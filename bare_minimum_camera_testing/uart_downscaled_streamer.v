==> flow/design.v <==
`timescale 1ns / 1ps
module uart_downscaled_streamer (
    input  wire        clk,            
    input  wire        rst_n,          
    input  wire        frame_valid,    
    input  wire        pixel_valid,    
    input  wire [9:0]  pixel_x,        
    input  wire [9:0]  pixel_y,        
    input  wire [15:0] pixel_data,     
    output wire        tx,             
    output reg         led_activity    
);
    parameter CLK_FREQ = 50_000_000;   
    parameter BAUD = 115200;           
    parameter H_SCALE = 8;             
    parameter V_SCALE = 8;             
    parameter ROI_ENABLE = 1;          
    parameter ROI_WIDTH = 80;          
    parameter ROI_HEIGHT = 60;         
    localparam ROI_X_START = (640 - ROI_WIDTH)/2;
    localparam ROI_X_END = ROI_X_START + ROI_WIDTH;
    localparam ROI_Y_START = (480 - ROI_HEIGHT)/2;
    localparam ROI_Y_END = ROI_Y_START + ROI_HEIGHT;
    reg [15:0] data_latch;             
    reg [1:0] tx_state;                
    reg tx_start;                      
    reg [7:0] tx_data;                 
    wire tx_busy;                      
    localparam FRAME_START_MARKER = 8'hA5;
    localparam FRAME_END_MARKER = 8'h5A;
    reg [3:0] frame_param_idx;
    reg [7:0] frame_params [0:7];
    localparam IDLE = 0;
    localparam SEND_PARAMS = 1;
    localparam SEND_HIGH_BYTE = 2;
    localparam SEND_LOW_BYTE = 3;
    reg prev_frame_valid;
    reg frame_started;
    reg [2:0] activity_counter;
    initial begin
        frame_params[0] = FRAME_START_MARKER;
        frame_params[1] = 8'h00;             
        frame_params[2] = ROI_WIDTH[7:0];    
        frame_params[3] = ROI_WIDTH[15:8];   
        frame_params[4] = ROI_HEIGHT[7:0];   
        frame_params[5] = ROI_HEIGHT[15:8];  
        frame_params[6] = 8'd16;             
        frame_params[7] = FRAME_END_MARKER;
    end
    uart_tx_byte #(
        .CLK_FREQ(CLK_FREQ),
        .BAUD(BAUD)
    ) uart_inst (
        .clk(clk),
        .rst_n(rst_n),
        .start(tx_start),
        .data(tx_data),
        .tx(tx),
        .busy(tx_busy)
    );
    always @(posedge clk or negedge rst_n) begin
        if (!rst_n) begin
            activity_counter <= 0;
            led_activity <= 0;
        end else if (tx_start) begin
            activity_counter <= activity_counter + 1;
            led_activity <= activity_counter[2];  
        end
    end
    always @(posedge clk or negedge rst_n) begin
        if (!rst_n) begin
            tx_state <= IDLE;
            tx_start <= 0;
            data_latch <= 0;
            frame_started <= 0;
            prev_frame_valid <= 0;
            frame_param_idx <= 0;
        end else begin
            tx_start <= 0;  
            prev_frame_valid <= frame_valid;
            if (frame_valid && !prev_frame_valid) begin
                frame_started <= 1;
                tx_state <= SEND_PARAMS;
                frame_param_idx <= 0;
            end
            if (!frame_valid && prev_frame_valid) begin
                frame_started <= 0;
                tx_state <= IDLE;
            end
            case (tx_state)
                IDLE: begin
                end
                SEND_PARAMS: begin
                    if (!tx_busy && frame_param_idx < 8) begin
                        tx_data <= frame_params[frame_param_idx];
                        tx_start <= 1;
                        frame_param_idx <= frame_param_idx + 1;
                    end else if (frame_param_idx >= 8) begin
                        tx_state <= SEND_HIGH_BYTE;
                    end
                end
                SEND_HIGH_BYTE: begin
                    if (pixel_valid && 
                        ((pixel_x % H_SCALE == 0) && (pixel_y % V_SCALE == 0)) &&
                        (!ROI_ENABLE || 
                         (pixel_x >= ROI_X_START && pixel_x < ROI_X_END && 
                          pixel_y >= ROI_Y_START && pixel_y < ROI_Y_END))) begin
                        if (!tx_busy) begin
                            data_latch <= pixel_data;
                            tx_data <= pixel_data[15:8];  
                            tx_start <= 1;
                            tx_state <= SEND_LOW_BYTE;
                        end
                    end
                end
                SEND_LOW_BYTE: begin
                    if (!tx_busy) begin
                        tx_data <= data_latch[7:0];
                        tx_start <= 1;
                        tx_state <= SEND_HIGH_BYTE;
                    end
                end
            endcase
            if (!frame_valid && tx_state != SEND_PARAMS) begin
                tx_state <= IDLE;
            end
        end
    end
endmodule
module uart_tx_byte (
    input  wire clk,
    input  wire rst_n,
    input  wire start,
    input  wire [7:0] data,
    output reg  tx,
    output reg  busy
);
    parameter CLK_FREQ = 50_000_000;     
    parameter BAUD     = 115200;
    localparam CLKS_PER_BIT = CLK_FREQ / BAUD;
    reg [3:0] bit_index;
    reg [13:0] clk_count;
    reg [9:0] tx_shift;   
    always @(posedge clk or negedge rst_n) begin
        if (!rst_n) begin
            tx        <= 1'b1;
            busy      <= 0;
            clk_count <= 0;
            bit_index <= 0;
            tx_shift  <= 10'b1111111111;
        end else begin
            if (start && !busy) begin
                tx_shift  <= {1'b1, data, 1'b0};
                busy      <= 1;
                clk_count <= 0;
                bit_index <= 0;
            end else if (busy) begin
                if (clk_count == CLKS_PER_BIT - 1) begin
                    clk_count <= 0;
                    tx        <= tx_shift[bit_index];
                    bit_index <= bit_index + 1;
                    if (bit_index == 9) begin
                        busy <= 0;
                        tx   <= 1'b1;  
                    end
                end else begin
                    clk_count <= clk_count + 1;
                end
            end
        end
    end
endmodule
## Reports on uart_downscaled_streamer

Tool output for the design above, in the order of the flow.
Line numbers count from 1 in the design file above.
Operators: Yosys type, input widths -> output width; for muxes data width and select width s.
Library cell names are shortened.
Not given: -

| set-up | value |
|---|---|
| top | uart_downscaled_streamer |
| clock | clk |
| library | sky130hd |
| corner | tt_025C_1v80 |

## Word level

Yosys after proc, flatten, opt, wreduce and memory -nomap, before mapping. Memory bits, and registers merged into a memory's read port (data or address), are not among the register bits. Print and check cells are not counted. Equal cells are merged and count once.
Yosys's memory passes give these memory sizes; they may raise the number of words (mostly to a power of two), join words into wider ones and drop unused or constant bits.

| operators by class | value |
|---|---|
| add/sub/neg operators | 4 |
| $lt $le $gt $ge | 6 |
| equality and inequality tests | 10 |
| shift-type cells | 1 |
| muxes and demuxes | 32 |
| bitwise operators | 2 |
| reductions and logical operators | 23 |

Operators with widths:

| operator | number |
|---|---|
| $logic_not 32->1 | 2 |
| $mux 14 | 3 |
| $mux 8 | 4 |
| $pmux 8 s3 | 1 |
| $mux 4 | 6 |
| $lt 10x9->1 const B | 2 |
| $mux 2 | 8 |
| $add 14x1->14 const B | 1 |
| $eq 14x9->1 const B | 1 |
| $logic_and 1x1->1 | 11 |
| $shiftx 10x4->1 | 1 |
| $ge 10x8->1 const B | 1 |
| $ge 10x9->1 const B | 1 |
| $ne 2x2->1 const B | 4 |
| $add 4x1->4 const B | 2 |
| $mux 1 | 8 |
| $reduce_and 3->1 | 2 |
| $reduce_and 6->1 | 1 |
| $pmux 2 s3 | 1 |
| $eq 2x2->1 const B | 2 |
| $reduce_bool 2->1 | 2 |
| $ge 4x4->1 const B | 1 |
| $lt 4x4->1 const B | 1 |
| $eq 4x4->1 const B | 1 |
| $logic_not 1->1 | 3 |
| $add 3x1->3 const B | 1 |
| $reduce_bool 3->1 | 1 |
| $pmux 1 s3 | 1 |

Not listed: further kinds 4, cells in them 5.

| bit counts | value |
|---|---|
| bits in registers | 57 |
| bits in read-only memories | 64 |
| memories | 1 |
| input bits | 40 |
| output and inout port bits | 2 |
| cells after elaboration | 92 |

Memories:

| name | depth | bits a word | read ports | write ports | RTL line | source |
|---|---|---|---|---|---|---|
| frame_params | 8 | 8 | 1 | 0 | 32 | `reg [7:0] frame_params [0:7];` |

## Longest topological paths

Depth = most cells in a row (Yosys ltp): at word level without a register or memory, in the mapped netlist without a sequential cell, where the memories' decode and read muxes count.

| logic depth | value |
|---|---|
| depth in word-level cells | 8 |
| ABC_AREA | 0 |
| depth in mapped cells | 8 |
| mapped depth without buffers | 6 |

## Mapped cells and area

Source: synth_stat.txt of the flow (Yosys; design flattened, memories mapped). It holds for the ABC_AREA given above (unset counts as 0); a run with the other value may have another netlist.
The area totals of this step are shown rounded.

Cells by type:

| type | number | total area (um2) |
|---|---|---|
| dfrtp_1 | 40 | 1000.96 |
| dfstp_2 | 11 | 289.027 |
| edfxtp_1 | 8 | 240.23 |
| mux2_2 | 19 | 213.955 |
| ha_1 | 13 | 162.656 |
| a31oi_1 | 14 | 87.584 |
| a21oi_1 | 14 | 70.067 |
| nand2_1 | 18 | 67.565 |
| o21ai_0 | 11 | 55.053 |
| a221o_1 | 5 | 50.048 |
| mux4_2 | 2 | 45.043 |
| nand2b_1 | 7 | 43.792 |
| inv_1 | 11 | 41.29 |
| nand3_1 | 8 | 40.038 |
| nor2b_1 | 6 | 37.536 |
| nor2_1 | 9 | 33.782 |
| and3_1 | 5 | 31.28 |
| or2_2 | 5 | 31.28 |

Not listed: further types 35, cells in them 71.

| synthesis totals | value |
|---|---|
| mapped cells | 277 |
| synthesis area | 3100 um2 |
| sequential part of the area | 1500 um2 |
| flip-flops | 59 |
| buffer cells | 11 |

The figures by module come from a second, unflattened synthesis with its own total; it is not the netlist above.

| second synthesis, totals | value |
|---|---|
| cell total of the unflattened synthesis | 290 |
| area total of the unflattened synthesis | 3200 um2 |

Rows give one instance, submodules left out.

Modules:

| module | times used | cells | area (um2) | sequential area (um2) |
|---|---|---|---|---|
| uart_tx_byte | 1 | 150 | 1600 | 740 |
| uart_downscaled_streamer | 1 | 140 | 1600 | 790 |

## Timing after synthesis

Path of least setup slack by OpenSTA after synthesis, without wires, with an ideal clock, recovery checks aside; 20% of the period is set as input and as output delay. Where synthesis merged equal registers, the netlist keeps one of their names.

| path post-synthesis | value |
|---|---|
| path kind | input to register |
| start point | input port pixel_x[0] |
| end point | register tx_data[0] |
| clock period | 2550 ps |
| library setup time | 375 ps |
| time at the first pin | 510 ps |
| data arrival time | 1829 ps |
| data required time | 2175 ps |
| setup slack | 346 ps |
| path delay | 1694 ps |
| stages on the path | 4 |
| path buffers | 0 |
| period reached after synthesis | 2204 ps |

"path delay" is the arrival time less input delay plus setup time.
"stages on the path" counts driving pins, that of a launching flip-flop among them; a cell with two outputs on the path counts twice.
"period reached after synthesis" = period - worst setup slack (recovery checks aside). The figure is calculated, with input and output delays left at 20% of the set period.
Between the ends stands the longest chain of elaborated cells between them, by number of cells; it is not shown to be the way that was timed. Of several equally long chains one is given.
Each line given opens the expression or statement behind the cell; cells for indexed reads and writes are added by Yosys, which also makes memories of some case tables.
At most two assigning lines are given for a register; there are more.
Only ways into the end's enable, where the timed path ends, are counted here.

| on the way, post-synthesis | value |
|---|---|
| cell sequence | or4_1 > nor2_1 > o211ai_1 > a21oi_1 |
| cells in the longest elaborated chain | 7 |
| elaborated cells on any way between the ends | 11 |
| source lines of those cells | 3 |
| classes of those cells | 2 x compare; 1 x eq/ne; 8 x reduce/logical |

Ends and longest elaborated chain, post-synthesis:

| element | RTL line | source |
|---|---|---|
| start, declared | 7 | `input  wire [9:0]  pixel_x,` |
| $ge 10x9->1 | 106 | `(pixel_x >= ROI_X_START && pixel_x < ROI_X_END &&` |
| $logic_and 1x1->1 (3 in a row) | 106 |  |
| $logic_and 1x1->1 | 103 | `if (pixel_valid &&` |
| $ne 2x2->1 | - |  |
| $reduce_and 6->1 | - |  |
| end, assigned | 95 | `tx_data <= frame_params[frame_param_idx];` |
| end, assigned | 110 | `tx_data <= pixel_data[15:8];` |
| end, declared | 27 | `reg [7:0] tx_data;` |

## Path in the finished layout

From the final timing report of run 1: the path of least setup slack in the routed layout; clock arrival at registers is part of the times.
The path's times are printed in steps of 10 ps; the period is the one set.

| path after layout | value |
|---|---|
| path kind | input to register |
| start point | input port pixel_x[1] |
| end point | register data_latch[2] |
| clock period | 2040 ps |
| library setup time | 110 ps |
| time at the first pin | 410 ps |
| data arrival time | 2220 ps |
| data required time | 2240 ps |
| setup slack | 20 ps |
| stages on the path | 6 |
| path buffers | 2 |

Between the ends stands the longest chain of elaborated cells between them, by number of cells; it is not shown to be the way that was timed. Of several equally long chains one is given.

| on the way, after layout | value |
|---|---|
| cell sequence | clkdlybuf4s50_1 > or4_4 > nor2_4 > o2111a_2 > clkbuf_16 > mux2_2 |
| cells in the longest elaborated chain | 6 |
| elaborated cells on any way between the ends | 10 |
| source lines of those cells | 3 |
| classes of those cells | 2 x compare; 8 x reduce/logical |

Ends and longest elaborated chain, after layout:

| element | RTL line | source |
|---|---|---|
| start, declared | 7 | `input  wire [9:0]  pixel_x,` |
| $ge 10x9->1 | 106 | `(pixel_x >= ROI_X_START && pixel_x < ROI_X_END &&` |
| $logic_and 1x1->1 (3 in a row) | 106 |  |
| $logic_and 1x1->1 | 103 | `if (pixel_valid &&` |
| $reduce_and 3->1 | - |  |
| end, assigned | 74 | `data_latch <= 0;` |
| end, assigned | 109 | `data_latch <= pixel_data;` |

Add stored flow runs of uart_downscaled_streamer

Settings and measured results of 2 stored flow runs for module uart_downscaled_streamer (sky130hd), not sorted in any way. The constraints put input and output delay at 20% of the set period each and load the outputs with 0.01 pF.
"period reached" = clock period - worst setup slack. The figure is calculated, with input and output delays left at 20% of the set period.
"worst setup path time" = time allowed to the worst setup path (clock period - input delay - output delay, where it has them) - its slack; a late launch clock adds to it, a late capture clock takes from it.
"power consumption": no workload was simulated; the value follows from the tool's default switching activity.
"worst setup path time" is known to 10 ps.
Values from the reports are rounded here.

## Run 1

==> flow/run.sh <==
#!/bin/bash
# the make line also repeats the synthesis and layout settings of config.mk as NAME=value (left out here)
make -C /OpenROAD-flow-scripts/flow DESIGN_CONFIG=/design/flow/config.mk WORK_HOME=/design/flow/orfs CLKGATE_MAP_FILE= finish
==> flow/config.mk <==
export PLATFORM = sky130hd
export DESIGN_NAME = uart_downscaled_streamer
export DESIGN_NICKNAME = uart_downscaled_streamer
export VERILOG_FILES = /design/flow/design.v
export SDC_FILE = /design/flow/constraint.sdc
export NUM_CORES = 4
export LEC_CHECK = 0
export CAP_MARGIN = 35
export CELL_PAD_IN_SITES_DETAIL_PLACEMENT = 0
export CORE_MARGIN = 2
export CORE_UTILIZATION = 18
export GPL_ROUTABILITY_DRIVEN = 0
export SLEW_MARGIN = 20
==> flow/constraint.sdc <==
create_clock -name core_clock -period 2.04 [get_ports {clk}]
set_input_delay 0.4080 -clock core_clock [delete_from_list [all_inputs] [get_ports {clk}]]
set_output_delay 0.4080 -clock core_clock [all_outputs]
set_load 0.01 [all_outputs]

| result of run 1 | value |
|---|---|
| summed negative setup slack | 0 ps |
| standard-cell area after layout | 4300 um2 |
| netlist area reported by Yosys | 3100 um2 |
| final utilization | 26% |
| setup slack of the worst path | 21 ps |
| overall die area | 18000 um2 |
| worst setup path time | 1610 ps |
| worst path kind | input to register |
| period reached | 2019 ps |
| power consumption | 2800 µW |

## Run 2

==> flow/run.sh <==
#!/bin/bash
# the make line also repeats the synthesis and layout settings of config.mk as NAME=value (left out here)
make -C /OpenROAD-flow-scripts/flow DESIGN_CONFIG=/design/flow/config.mk WORK_HOME=/design/flow/orfs CLKGATE_MAP_FILE= finish
==> flow/config.mk <==
export PLATFORM = sky130hd
export DESIGN_NAME = uart_downscaled_streamer
export DESIGN_NICKNAME = uart_downscaled_streamer
export VERILOG_FILES = /design/flow/design.v
export SDC_FILE = /design/flow/constraint.sdc
export NUM_CORES = 4
export LEC_CHECK = 0
export CAP_MARGIN = 20
export CORE_MARGIN = 2
export CORE_UTILIZATION = 40
export SETUP_SLACK_MARGIN = -0.21
export SLEW_MARGIN = 20
==> flow/constraint.sdc <==
create_clock -name core_clock -period 2.13 [get_ports {clk}]
set_input_delay 0.4260 -clock core_clock [delete_from_list [all_inputs] [get_ports {clk}]]
set_output_delay 0.4260 -clock core_clock [all_outputs]
set_load 0.01 [all_outputs]

| result of run 2 | value |
|---|---|
| worst setup path time | 2070 ps |
| worst path kind | register to register |
| final utilization | 51% |
| setup slack of the worst path | 57 ps |
| netlist area reported by Yosys | 3100 um2 |
| standard-cell area after layout | 3900 um2 |
| power consumption | 2300 µW |
| summed negative setup slack | 0 ps |
| overall die area | 8400 um2 |
| period reached | 2073 ps |
